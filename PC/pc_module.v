==> flow/design.v <==
`timescale 1ns / 1ps
module pc_module(
    input clk,
    input sel,
    input [7:0] jmp,
    output reg [7:0] pc_out,
    output [7:0] r15
    );
    wire [7:0] mux_in;
    always @ (posedge clk) begin
	    pc_out <= mux_in;
    end
    assign mux_in = sel ? jmp : pc_out+1;
    assign r15 = pc_out + 2;
endmodule
**From RTL to reports: pc_module**

What the tools print for pc_module, step after step.
Line numbers count from 1 in the design file above.
Operators carry their Yosys type and port widths (W data, S select, Z words).
The mark - stands for no value.

- Top: pc_module
- Clock: clk
- Standard-cell library: sky130hd
- Corner: tt_025C_1v80

**Word-level counts**

Counts by Yosys on the flattened word-level netlist (proc, flatten, opt, wreduce; memories kept). Register bits leave out memories and registers merged into their read ports (data or address); mux counts leave out enables and synchronous resets folded into registers. Print and check cells are left out. Cells with the same type and inputs are merged into one.

- Add/subtract/negate cells: 2
- Multiplexer cells: 1

Operators with widths:

| cell | count |
|---|---|
| $add A8 B1 Y8 const B | 1 |
| $add A8 B2 Y8 const B | 1 |
| $mux W8 | 1 |

- Word-level cells: 4
- Flip-flop bits (word level): 8

**Longest topological paths**

Longest topological path by Yosys (ltp), each cell counted once; first at word level (registers and memories cut), then after technology mapping (sequential cells cut; the memories' decode and read muxes count).

- Word-level depth: 2
- ABC_AREA: 0
- Depth in mapped cells: 4
- Depth with buffers taken out: 4

**Mapped cells and area**

Source: synth_stat.txt of the flow (Yosys; design flattened, memories mapped). It holds for the ABC_AREA given above (unset counts as 0); a run with the other value may have another netlist.

- Synthesis area: 462.9 um2
- Buffers: 4
- Flip-flops: 8
- Cell count: 55

Cell types:

| type | count | total area (um2) |
|---|---|---|
| sky130_fd_sc_hd__dfxtp_1 | 8 | 160.154 |
| sky130_fd_sc_hd__xnor2_1 | 5 | 43.792 |
| sky130_fd_sc_hd__o21ai_0 | 7 | 35.034 |
| sky130_fd_sc_hd__xor2_1 | 4 | 35.034 |
| sky130_fd_sc_hd__nand3_1 | 6 | 30.029 |
| sky130_fd_sc_hd__nand2_1 | 7 | 26.275 |
| sky130_fd_sc_hd__ha_1 | 2 | 25.024 |
| sky130_fd_sc_hd__buf_4 | 2 | 15.014 |
| sky130_fd_sc_hd__a31oi_1 | 2 | 12.512 |
| sky130_fd_sc_hd__nand4_2 | 1 | 12.512 |
| sky130_fd_sc_hd__or3_1 | 2 | 12.512 |
| sky130_fd_sc_hd__buf_6 | 1 | 11.261 |
| sky130_fd_sc_hd__mux2_2 | 1 | 11.261 |
| sky130_fd_sc_hd__and3_2 | 1 | 7.507 |
| sky130_fd_sc_hd__inv_1 | 2 | 7.507 |
| sky130_fd_sc_hd__nor2_1 | 2 | 7.507 |
| sky130_fd_sc_hd__nand4_1 | 1 | 6.256 |
| sky130_fd_sc_hd__clkbuf_1 | 1 | 3.754 |

**Timing after synthesis**

OpenSTA on the mapped netlist: ideal clock, no wires. The path of least setup slack (recovery checks aside). Input and output delay are each 20% of the period. Register names are those of the netlist, which keeps one name where synthesis merged equal registers.

- Path type: register -> output
- Start point: register pc_out[2]
- End point: output r15[7]
- Clock period: 1510 ps
- Data arrival time: 1083 ps
- Setup slack: 125 ps
- Stages: 4
- Delay of the path: 1083 ps
- Path buffers: 0
- External output delay: 302 ps
- Time at the first pin: 0 ps
- Period reached after synthesis: 1385 ps

"delay of the path" = arrival - input delay + setup time.
A path that ends at an output port has no setup time.
"stages" counts driving pins, that of a launching flip-flop among them; a cell with two outputs on the path counts twice.
"period reached after synthesis" is the clock period less the worst setup slack; recovery checks do not enter. This is arithmetic on one report: input and output delays are still those of the set period (20% each).
The rows between start and end are the longest chain of elaborated cells between them; the timing report does not say that the signal goes this way. Where chains are equally long, one stands for them.
Each line given opens the expression or statement behind the cell; cells for indexed reads and writes are added by Yosys, which also makes memories of some case tables.

- Path through: sky130_fd_sc_hd__dfxtp_1 -> sky130_fd_sc_hd__ha_1 -> sky130_fd_sc_hd__nand3_1 -> sky130_fd_sc_hd__xnor2_1
- Cells in the longest elaborated chain: 1
- Elaborated cells between the ends (all ways): 1
- Source lines of those cells: 1
- Those cells by class: add/sub (1)

Ends and longest elaborated chain, post-synthesis:

| what | RTL line | source |
|---|---|---|
| start: declaration | 6 | `output reg [7:0] pc_out,` |
| start: assignment | 11 | `pc_out <= mux_in;` |
| $add A8 B2 Y8 | 14 | `assign r15 = pc_out + 2;` |
| end: declaration | 7 | `output [7:0] r15` |

**Path in the finished layout**

From the final timing report of job 2: the path of least setup slack in the routed layout; clock arrival at registers is part of the times.
The path's times are printed in steps of 10 ps; the period is the one set.

- Path type: register -> output
- Start point: register pc_out[3]
- End point: output r15[7]
- Stages: 5
- Setup slack: -250 ps
- Path buffers: 1
- Data arrival time: 1180 ps
- Clock period: 1160 ps
- Time at the first pin: 250 ps
- External output delay: 230 ps

The rows between start and end are the longest chain of elaborated cells between them; the timing report does not say that the signal goes this way. Where chains are equally long, one stands for them.

- Path through: sky130_fd_sc_hd__dfxtp_2 -> sky130_fd_sc_hd__and3_4 -> sky130_fd_sc_hd__nand3_2 -> sky130_fd_sc_hd__xnor2_2 -> sky130_fd_sc_hd__buf_2
- Cells in the longest elaborated chain: 1
- Elaborated cells between the ends (all ways): 1
- Source lines of those cells: 1
- Those cells by class: add/sub (1)

Ends and longest elaborated chain, post-layout:

| what | RTL line | source |
|---|---|---|
| start: declaration | 6 | `output reg [7:0] pc_out,` |
| start: assignment | 11 | `pc_out <= mux_in;` |
| $add A8 B2 Y8 | 14 | `assign r15 = pc_out + 2;` |
| end: declaration | 7 | `output [7:0] r15` |

Subject: flow runs of pc_module

Hi,

Measured data: module pc_module, platform sky130hd, 2 stored runs of the flow under differing settings, order arbitrary. Input and output delays are each 20% of the period that was set; the output load is 0.01 pF.
By "achieved clock period" is meant the clock period of the run minus its worst setup slack. This is arithmetic on one report: input and output delays are still those of the set period (20% each).
"worst path time" is the time allowed to the run's worst setup path (the clock period less input and output delay, where it has them) less its slack. Clock arrival times count: a late capture clock shortens it, a late launch clock lengthens it.
"power consumption": no workload was simulated; the value follows from the tool's default switching activity.
"worst path time" is given in steps of 10 ps.
A setting shown as . is not set for that run.
Results: . = not shown.

| item | job 1 | job 2 |
|---|---|---|
| period_ns | 0.96 | 1.16 |
| CORE_UTILIZATION | 38 | 20 |
| SETUP_SLACK_MARGIN | 0.01 | . |
| PLACE_DENSITY_LB_ADDON | 0.25 | . |
| HOLD_SLACK_MARGIN | 0.29 | . |
| CORE_MARGIN | 3 | 5 |
| CELL_PAD_IN_SITES_DETAIL_PLACEMENT | 1 | . |
| GPL_TIMING_DRIVEN | 0 | . |
| CAP_MARGIN | 35 | 20 |
| SLEW_MARGIN | 20 | 20 |
| PLACE_DENSITY | . | 0.54 |
| CORE_ASPECT_RATIO | . | 0.77 |
| CTS_CLUSTER_SIZE | . | 27 |
| CTS_CLUSTER_DIAMETER | . | 368 |
| synthesized cell area (um2) | . | 462.9 |
| power consumption (W) | . | 0.001198 |
| post-route utilization (%) | . | 42.8 |
| worst setup slack after layout (ps) | . | -249 |
| final worst hold slack (ps) | . | 490 |
| achieved clock period (ps) | . | 1409 |
| die area (um2) | . | 3385.4 |
| standard-cell area after layout (um2) | . | 955.9 |
| worst path time (ps) | . | 1180 |
| type of the worst setup path | . | register -> output |
| setup total negative slack (ps) | . | -1621 |

Job 1: unfinished; error DPL-0033 in placement

Regards
